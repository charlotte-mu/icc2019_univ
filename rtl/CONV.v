==> flow/design.v <==
module  CONV(
	input						clk,
	input						reset,
	output	reg			busy,	
	input						ready,	
	output			[11:0]iaddr,
	input				signed [19:0]idata,	
	output	reg			cwr,
	output	reg	[11:0]caddr_wr,
	output	reg	signed [19:0]cdata_wr,
	output	reg			crd,
	output			[11:0]caddr_rd,
	input	 			signed [19:0]cdata_rd,
	output	reg 	[2:0]csel
	);
reg [5:0]iadd_x,iadd_y;
reg [11:0]iadd_reg,iadd_reg_next;
reg [5:0]crd_x,crd_y;
reg signed[39:0]multiplication_reg;
wire signed [39:0]multiplication_out;
reg signed [39:0]add_reg,add_reg_next;
reg signed [19:0]multiplication_inA,multiplication_inB;
reg signed multiplication_reg_w;
assign multiplication_out = multiplication_inA * multiplication_inB; 
reg [7:0]fsm,fsm_next;
reg [3:0]conter,conter_next;
reg iadd_read;
assign iaddr = (iadd_read)? {iadd_y,iadd_x} : 12'd0;
assign caddr_rd = (crd)? {crd_y,crd_x} : 12'd0;
always@(*)
begin
	case(conter)
		4'd0:
		begin
			iadd_y = iadd_reg[11:6] - 6'd1;
			iadd_x = iadd_reg[5:0] - 6'd1;
		end
		4'd1:
		begin
			iadd_y = iadd_reg[11:6] - 6'd1;
			iadd_x = iadd_reg[5:0];
		end
		4'd2:
		begin
			iadd_y = iadd_reg[11:6] - 6'd1;
			iadd_x = iadd_reg[5:0] + 6'd1;
		end
		4'd3:
		begin
			iadd_y = iadd_reg[11:6];
			iadd_x = iadd_reg[5:0] - 6'd1;
		end
		4'd4:
		begin
			iadd_y = iadd_reg[11:6];
			iadd_x = iadd_reg[5:0];
		end
		4'd5:
		begin
			iadd_y = iadd_reg[11:6];
			iadd_x = iadd_reg[5:0] + 6'd1;
		end
		4'd6:
		begin
			iadd_y = iadd_reg[11:6] + 6'd1;
			iadd_x = iadd_reg[5:0] - 6'd1;
		end
		4'd7:
		begin
			iadd_y = iadd_reg[11:6] + 6'd1;
			iadd_x = iadd_reg[5:0];
		end
		4'd8:
		begin
			iadd_y = iadd_reg[11:6] + 6'd1;
			iadd_x = iadd_reg[5:0] + 6'd1;
		end
		default:
		begin
			iadd_y = 6'd0;
			iadd_x = 6'd0;
		end
	endcase
end
always@(*)
begin
	case(conter)
		4'd0:
		begin
			crd_y = {iadd_reg[11:7],1'b0};
			crd_x = {iadd_reg[5:1],1'b0};
		end
		4'd1:
		begin
			crd_y = {iadd_reg[11:7],1'b0};
			crd_x = {iadd_reg[5:1],1'b1};
		end
		4'd2:
		begin
			crd_y = {iadd_reg[11:7],1'b1};
			crd_x = {iadd_reg[5:1],1'b0};
		end
		4'd3:
		begin
			crd_y = {iadd_reg[11:7],1'b1};
			crd_x = {iadd_reg[5:1],1'b1};
		end
		default:
		begin
			crd_y = 6'd0;
			crd_x = 6'd0;
		end
	endcase
end
always@(posedge clk,posedge reset)
begin
	if(reset)
	begin
		fsm <= 8'd0;
		conter <= 4'd0;
		iadd_reg <= 12'd0;
		add_reg <= 40'd0;
	end
	else
	begin
		fsm <= fsm_next;
		conter <= conter_next;
		iadd_reg <= iadd_reg_next;
		add_reg <= add_reg_next;
		if(multiplication_reg_w == 1'b1)
		begin
			multiplication_reg <= multiplication_out;
		end
		if(fsm != 8'd0)
		begin
			busy = 1'b1;
		end
		else
		begin
			busy = 1'b0;
		end
	end
end
always@(*)
begin
	case(fsm)
		8'd0:  
		begin
			fsm_next = fsm;
			iadd_read = 1'b0;
			iadd_reg_next = 12'd0;
			conter_next = 4'd0;
			multiplication_reg_w = 1'b0;
			multiplication_inA = 20'd0;
			multiplication_inB = 20'd0;
			add_reg_next = 40'd0;
			cwr = 1'b0;
			crd = 1'b0;
			caddr_wr = 12'd0;
			cdata_wr = 20'd0;
			csel = 3'b000;
			if(ready == 1'b1)
				fsm_next = 8'b1;
		end
		8'd1:  
		begin
			fsm_next = fsm;
			iadd_read = 1'b1;
			iadd_reg_next = iadd_reg;
			conter_next = conter;
			multiplication_reg_w = 1'b0;
			multiplication_inA = 20'd0;
			multiplication_inB = 20'd0;
			add_reg_next = add_reg;
			cwr = 1'b0;
			crd = 1'b0;
			caddr_wr = 12'd0;
			cdata_wr = 20'd0;
			csel = 3'b000;
			fsm_next = 8'd2;
		end
		8'd2:  
		begin
			fsm_next = fsm;
			iadd_read = 1'b1;
			iadd_reg_next = iadd_reg;
			conter_next = conter;
			multiplication_reg_w = 1'b1;
			multiplication_inA = 20'd0;
			multiplication_inB = 20'd0;
			add_reg_next = add_reg;
			cwr = 1'b0;
			crd = 1'b0;
			caddr_wr = 12'd0;
			cdata_wr = 20'd0;
			csel = 3'b000;
			fsm_next = 8'd3;
			case(conter)
				4'd0:
				begin
					if(iadd_reg[5:0] >= 6'd1 && iadd_reg[11:6] >= 6'd1)
					begin
						multiplication_inA = idata;
						multiplication_inB = 20'h0a89e;
					end
				end
				4'd1:
				begin
					if(iadd_reg[11:6] >= 6'd1)
					begin
						multiplication_inA = idata;
						multiplication_inB = 20'h092d5;
					end
				end
				4'd2:
				begin
					if(iadd_reg[5:0] <= 6'd62 && iadd_reg[11:6] >= 6'd1)
					begin
						multiplication_inA = idata;
						multiplication_inB = 20'h06d43;
					end
				end
				4'd3:
				begin
					if(iadd_reg[5:0] >= 6'd1)
					begin
						multiplication_inA = idata;
						multiplication_inB = 20'h01004;
					end
				end
				4'd4:
				begin
					multiplication_inA = idata;
					multiplication_inB = 20'hf8f71;
				end
				4'd5:
				begin
					if(iadd_reg[5:0] <= 6'd62)
					begin
						multiplication_inA = idata;
						multiplication_inB = 20'hf6e54;
					end
				end
				4'd6:
				begin
					if(iadd_reg[5:0] >= 6'd1 && iadd_reg[11:6] <= 6'd62)
					begin
						multiplication_inA = idata;
						multiplication_inB = 20'hfa6d7;
					end
				end
				4'd7:
				begin
					if(iadd_reg[11:6] <= 6'd62)
					begin
						multiplication_inA = idata;
						multiplication_inB = 20'hfc834;
					end
				end
				4'd8:
				begin
					if(iadd_reg[5:0] <= 6'd62 && iadd_reg[11:6] <= 6'd62)
					begin
						multiplication_inA = idata;
						multiplication_inB = 20'hfac19;
					end
				end
			endcase
		end
		8'd3:	 
		begin
			fsm_next = fsm;
			iadd_read = 1'b0;
			iadd_reg_next = iadd_reg;
			conter_next = conter;
			multiplication_reg_w = 1'b0;
			multiplication_inA = 20'd0;
			multiplication_inB = 20'd0;
			add_reg_next = add_reg;
			cwr = 1'b0;
			crd = 1'b0;
			caddr_wr = 12'd0;
			cdata_wr = 20'd0;
			csel = 3'b000;
			add_reg_next = add_reg + multiplication_reg;
			if(conter == 4'd9)
			begin
				conter_next = 4'd0;
				fsm_next = 8'd4;
			end
			else
			begin
				fsm_next = 8'd1;
				conter_next = conter + 4'd1;
			end
		end
		8'd4:  
		begin
			fsm_next = fsm;
			iadd_read = 1'b0;
			iadd_reg_next = iadd_reg;
			conter_next = conter;
			multiplication_reg_w = 1'b0;
			multiplication_inA = 20'd0;
			multiplication_inB = 20'd0;
			add_reg_next = add_reg + 40'h00_1310_8000;
			cwr = 1'b0;
			crd = 1'b0;
			caddr_wr = 12'd0;
			cdata_wr = 20'd0;
			csel = 3'b000;
			fsm_next = 8'd5;
		end
		8'd5:  
		begin
			fsm_next = fsm;
			iadd_read = 1'b0;
			iadd_reg_next = iadd_reg;
			conter_next = conter;
			multiplication_reg_w = 1'b0;
			multiplication_inA = 20'd0;
			multiplication_inB = 20'd0;
			add_reg_next = 40'd0;
			cwr = 1'b1;
			crd = 1'b0;
			caddr_wr = 12'd0;
			cdata_wr = 20'd0;
			csel = 3'b001;
			caddr_wr = iadd_reg;
			if(add_reg[39] == 1'b1)
			begin
				cdata_wr = 20'd0;
			end
			else
			begin
				cdata_wr = add_reg[35:16];
			end
			if(iadd_reg == 12'hfff)
			begin
				fsm_next = 8'd6;
				iadd_reg_next = 12'd0;
			end
			else
			begin
				iadd_reg_next = iadd_reg + 12'd1;
				fsm_next = 8'd1;
			end
		end
		8'd6:  
		begin
			fsm_next = fsm;
			iadd_read = 1'b0;
			iadd_reg_next = iadd_reg;
			conter_next = conter;
			multiplication_reg_w = 1'b0;
			multiplication_inA = 20'd0;
			multiplication_inB = 20'd0;
			add_reg_next = add_reg;
			cwr = 1'b0;
			crd = 1'b1;
			caddr_wr = 12'd0;
			cdata_wr = 20'd0;
			csel = 3'b001;
			if(conter == 4'd0)
			begin
				fsm_next = 8'd7;
			end
			else
			begin
				fsm_next = 8'd8;
			end
		end
		8'd7:  
		begin
			fsm_next = fsm;
			iadd_read = 1'b0;
			iadd_reg_next = iadd_reg;
			conter_next = conter + 4'd1;
			multiplication_reg_w = 1'b0;
			multiplication_inA = 20'd0;
			multiplication_inB = 20'd0;
			add_reg_next = {20'd0,cdata_rd};
			cwr = 1'b0;
			crd = 1'b1;
			caddr_wr = 12'd0;
			cdata_wr = 20'd0;
			csel = 3'b000;
			fsm_next = 8'd6;
		end
		8'd8:  
		begin
			fsm_next = fsm;
			iadd_read = 1'b0;
			iadd_reg_next = iadd_reg;
			conter_next = conter;
			multiplication_reg_w = 1'b0;
			multiplication_inA = 20'd0;
			multiplication_inB = 20'd0;
			add_reg_next = add_reg;
			cwr = 1'b0;
			crd = 1'b1;
			caddr_wr = 12'd0;
			cdata_wr = 20'd0;
			csel = 3'b000;
			if(cdata_rd > add_reg[19:0])
			begin
				add_reg_next = {20'd0,cdata_rd};
			end
			if(conter == 4'd3)
			begin
				fsm_next = 8'd9;
				conter_next = 4'd0;
			end
			else
			begin
				fsm_next = 8'd6;
				conter_next = conter + 4'd1;
			end
		end
		8'd9:  
		begin
			fsm_next = fsm;
			iadd_read = 1'b0;
			iadd_reg_next = iadd_reg;
			conter_next = conter;
			multiplication_reg_w = 1'b0;
			multiplication_inA = 20'd0;
			multiplication_inB = 20'd0;
			add_reg_next = 40'd0;
			cwr = 1'b1;
			crd = 1'b0;
			caddr_wr = 12'd0;
			cdata_wr = add_reg[19:0];
			csel = 3'b011;
			caddr_wr = {iadd_reg[11:7],iadd_reg[5:1]};
			if(iadd_reg == 12'hfbe)
			begin
				fsm_next = 8'd10;
				iadd_reg_next = 12'd0;
			end
			else
			begin
				fsm_next = 8'd6;
				if(iadd_reg[5:0] == 6'd62)
				begin
					iadd_reg_next = {iadd_reg[11:7] + 5'd1,7'd0};
				end
				else
				begin
					iadd_reg_next = {iadd_reg[11:6],iadd_reg[5:1] + 5'd1,iadd_reg[0]};
				end
			end
		end
		default:
		begin
			fsm_next = 8'd0;
			iadd_read = 1'b0;
			iadd_reg_next = 12'd0;
			conter_next = 4'd0;
			multiplication_reg_w = 1'b0;
			multiplication_inA = 20'd0;
			multiplication_inB = 20'd0;
			add_reg_next = 40'd0;
			cwr = 1'b0;
			crd = 1'b0;
			caddr_wr = 12'd0;
			cdata_wr = 20'd0;
			csel = 3'b000;
		end
	endcase
end
endmodule
## Reports on CONV

Tool output for the design above, in the order of the flow.
Lines are those of the file above, counted from 1.
Operators: Yosys type, input widths -> output width; for muxes data width and select width s.
Library cell names are shortened.
A cell with -- has no value.

| set-up | value |
|---|---|
| design top | CONV |
| clock | clk |
| library | sky130hd |
| corner | tt_025C_1v80 |

## Word level

Counts by Yosys on the flattened word-level netlist (proc, flatten, opt, wreduce; memories kept). Register bits leave out memories and registers merged into their read ports (data or address). Print and check cells are left out. Cells with the same type and inputs are merged into one.

| storage and ports | value |
|---|---|
| bits in registers | 105 |
| bits of input ports | 43 |
| output and inout bits | 62 |
| elaborated cells | 128 |

| cells by class | value |
|---|---|
| add/sub/neg operators | 10 |
| multiply operators | 1 |
| order comparisons | 5 |
| eq/ne operators | 24 |
| muxes and demuxes | 51 |
| bitwise operators | 3 |
| reduce/logical cells | 27 |

Operator list:

| cell | number |
|---|---|
| $mul 20x20->40 | 1 |
| $pmux 20 s9 | 2 |
| $mux 20 | 15 |
| $pmux 40 s5 | 1 |
| $pmux 8 s10 | 1 |
| $mux 12 | 5 |
| $add 40x29->40 const B | 1 |
| $add 40x40->40 | 1 |
| $pmux 20 s2 | 1 |
| $mux 40 | 1 |
| $pmux 12 s3 | 1 |
| $pmux 6 s3 | 2 |
| $eq 8x3->1 const B | 4 |
| $mux 16 | 2 |
| $eq 12x12->1 const B | 2 |
| $reduce_or 3->1 | 8 |
| $pmux 12 s2 | 1 |
| $pmux 6 s2 | 2 |
| $gt 20x20->1 | 1 |
| $mux 4 | 5 |
| $eq 4x3->1 const B | 4 |
| $eq 8x2->1 const B | 2 |
| $eq 8x4->1 const B | 2 |
| $pmux 4 s4 | 1 |
| $mux 15 | 1 |
| $reduce_or 2->1 | 7 |
| $mux 13 | 1 |
| $add 12x1->12 const B | 1 |

Not listed: further kinds 25, cells in them 45.

## Logic depth

Longest topological path by Yosys (ltp), each cell counted once; first at word level (registers and memories cut), then after technology mapping (sequential cells cut; the memories' decode and read muxes count).

| depth | value |
|---|---|
| word-level depth | 6 |
| ABC_AREA | 0 |
| mapped depth | 39 |
| gate-level depth less buffers | 35 |

## After synthesis

Source: synth_stat.txt of the flow (Yosys; design flattened, memories mapped). It holds for the ABC_AREA given above (unset counts as 0); a run with the other value may have another netlist.

| synthesis totals | value |
|---|---|
| mapped cells | 2787 |
| chip area (Yosys) | 23694.0 um^2 |
| area of sequential cells | 2732.6 um^2 |
| flip-flop cells | 101 |
| buffer cells | 120 |

Cell types:

| type | number | area in all (um^2) |
|---|---|---|
| fa_1 | 419 | 8.39E+03 |
| ha_1 | 185 | 2314.72 |
| inv_1 | 541 | 2.03E+03 |
| dfrtp_1 | 60 | 1501.44 |
| edfxtp_1 | 41 | 1.23E+03 |
| nand2_1 | 302 | 1.13E+03 |
| nor2_1 | 252 | 945.907 |
| a21oi_1 | 134 | 670.643 |
| xnor2_1 | 66 | 578.054 |
| o21ai_0 | 112 | 560.538 |
| and2_1 | 74 | 462.944 |
| clkbuf_1 | 90 | 337.824 |
| nand3_1 | 64 | 320.307 |
| a21o_1 | 39 | 292.781 |
| a221oi_1 | 26 | 227.718 |
| and3_1 | 29 | 181.424 |
| nor3_1 | 35 | 175.168 |
| a211oi_1 | 23 | 172.666 |

Not listed: further types 57, cells in them 295.

## Timing after synthesis

OpenSTA on the mapped netlist: ideal clock, no wires. The path of least setup slack (recovery checks aside). Input and output delay are each 20% of the period. Register names are those of the netlist, which keeps one name where synthesis merged equal registers.

| timing path after synthesis | value |
|---|---|
| path type | in2reg |
| start | in idata[19] |
| end | reg multiplication_reg[39] |
| period | 11.0 ns |
| input delay | 2.200 ns |
| setup time | 0.180 ns |
| time at the first pin | 2.200 ns |
| arrival | 8.501 ns |
| required time | 10.820 ns |
| slack | 2.319 ns |
| path delay | 6.481 ns |
| stages on the path | 23 |
| buffers on the path | 1 |
| synthesis period reached | 8.681 ns |

"path delay" = arrival - input delay + setup time.
"stages on the path": output pins that drive a net of the path, with the launching flip-flop's if there is one; two outputs of one cell count as two.
"synthesis period reached" = period - worst setup slack (recovery checks aside). The figure is calculated, with input and output delays left at 20% of the set period.
The rows between start and end are the longest chain of elaborated cells between them; the timing report does not say that the signal goes this way. Where chains are equally long, one stands for them.
Each line given opens the expression or statement behind the cell; cells for indexed reads and writes are added by Yosys, which also makes memories of some case tables.

| on the way, after synthesis | value |
|---|---|
| path through | clkbuf_1 and3_1 inv_1 fa_1 inv_1 fa_1 fa_1 inv_1 fa_1 inv_1 fa_1 fa_1 inv_1 fa_1 inv_1 ha_1 a21oi_1 o21ai_0 a211o_1 a31oi_1 a21oi_1 or4b_1 o311ai_1 |
| length of the longest elaborated chain | 4 |
| elaborated cells on any way between the ends | 11 |
| source lines of those cells | 11 |
| classes of those cells | mul: 1; mux: 10 |

RTL lines, path after synthesis:

| item | RTL line | RTL |
|---|---|---|
| start: declaration | 7 | `input signed [19:0]idata,` |
| $mux 20 | 262 | `if(iadd_reg[5:0] <= 6'd62 && iadd_reg[11:6] <= 6'd62)` |
| $pmux 20 s9 | 198 | `case(conter)` |
| $mux 20 | 146 | `case(fsm)` |
| $mul 20x20->40 | 24 | `assign multiplication_out = multiplication_inA * multiplication_inB;` |
| end: assignment | 132 | `multiplication_reg <= multiplication_out;` |
| end: declaration | 19 | `reg signed[39:0]multiplication_reg;` |

## Timing after layout

From the final timing report of run 1: the path of least setup slack in the routed layout; clock arrival at registers is part of the times.

| timing path post-layout | value |
|---|---|
| path type | in2reg |
| start | in idata[19] |
| end | reg multiplication_reg[39] |
| period | 15.7 ns |
| input delay | 3.14 ns |
| setup time | 0.19 ns |
| time at the first pin | 3.14 ns |
| arrival | 10.89 ns |
| required time | 15.87 ns |
| slack | 4.98 ns |
| stages on the path | 23 |
| buffers on the path | 1 |

The rows between start and end are the longest chain of elaborated cells between them; the timing report does not say that the signal goes this way. Where chains are equally long, one stands for them.

| on the way, post-layout | value |
|---|---|
| path through | clkdlybuf4s50_1 and2_1 nand2_1 fa_1 inv_1 fa_1 fa_1 inv_1 fa_1 inv_1 fa_1 fa_1 inv_1 fa_1 inv_1 ha_1 a21oi_1 o21ai_0 a211o_1 a31oi_1 a21oi_1 or4b_1 o311ai_1 |
| length of the longest elaborated chain | 4 |
| elaborated cells on any way between the ends | 11 |
| source lines of those cells | 11 |
| classes of those cells | mul: 1; mux: 10 |

RTL lines, path post-layout:

| item | RTL line | RTL |
|---|---|---|
| start: declaration | 7 | `input signed [19:0]idata,` |
| $mux 20 | 262 | `if(iadd_reg[5:0] <= 6'd62 && iadd_reg[11:6] <= 6'd62)` |
| $pmux 20 s9 | 198 | `case(conter)` |
| $mux 20 | 146 | `case(fsm)` |
| $mul 20x20->40 | 24 | `assign multiplication_out = multiplication_inA * multiplication_inB;` |
| end: assignment | 132 | `multiplication_reg <= multiplication_out;` |
| end: declaration | 19 | `reg signed[39:0]multiplication_reg;` |

Measured data: module CONV, platform sky130hd, 2 stored runs of the flow under differing settings, order arbitrary. Input and output delays are each 20% of the period that was set; the output load is 0.01 pF.
"total power after layout" rests on the timing tool's default activity at the inputs, not on a simulated workload.

#### Run 1

| setting | value |
|---|---|
| period_ns | `15.7` |
| CORE_UTILIZATION | `27` |
| SETUP_SLACK_MARGIN | `3.81` |
| PLACE_DENSITY | `0.5` |
| CORE_MARGIN | `7` |
| CELL_PAD_IN_SITES_GLOBAL_PLACEMENT | `3` |
| TNS_END_PERCENT | `85` |
| GPL_ROUTABILITY_DRIVEN | `0` |
| CTS_CLUSTER_SIZE | `11` |
| CTS_CLUSTER_DIAMETER | `244` |
| CAP_MARGIN | `5` |
| SLEW_MARGIN | `20` |

| result | value |
|---|---|
| synthesis area | 23694.0 um^2 |
| total power after layout | 1.814 mW |
| standard-cell area of the final layout | 26208.9 um^2 |
| area inside the die boundary | 96245.8 um^2 |
| worst setup slack after layout | 4.983 ns |

#### Run 2

| setting | value |
|---|---|
| period_ns | `9.72` |
| CORE_UTILIZATION | `19` |
| CAP_MARGIN | `20` |
| CORE_MARGIN | `2` |
| SLEW_MARGIN | `20` |

| result | value |
|---|---|
| synthesis area | 23694.0 um^2 |
| total power after layout | 2.889 mW |
| standard-cell area of the final layout | 27141.0 um^2 |
| area inside the die boundary | 127545.0 um^2 |
| worst setup slack after layout | 0.449 ns |
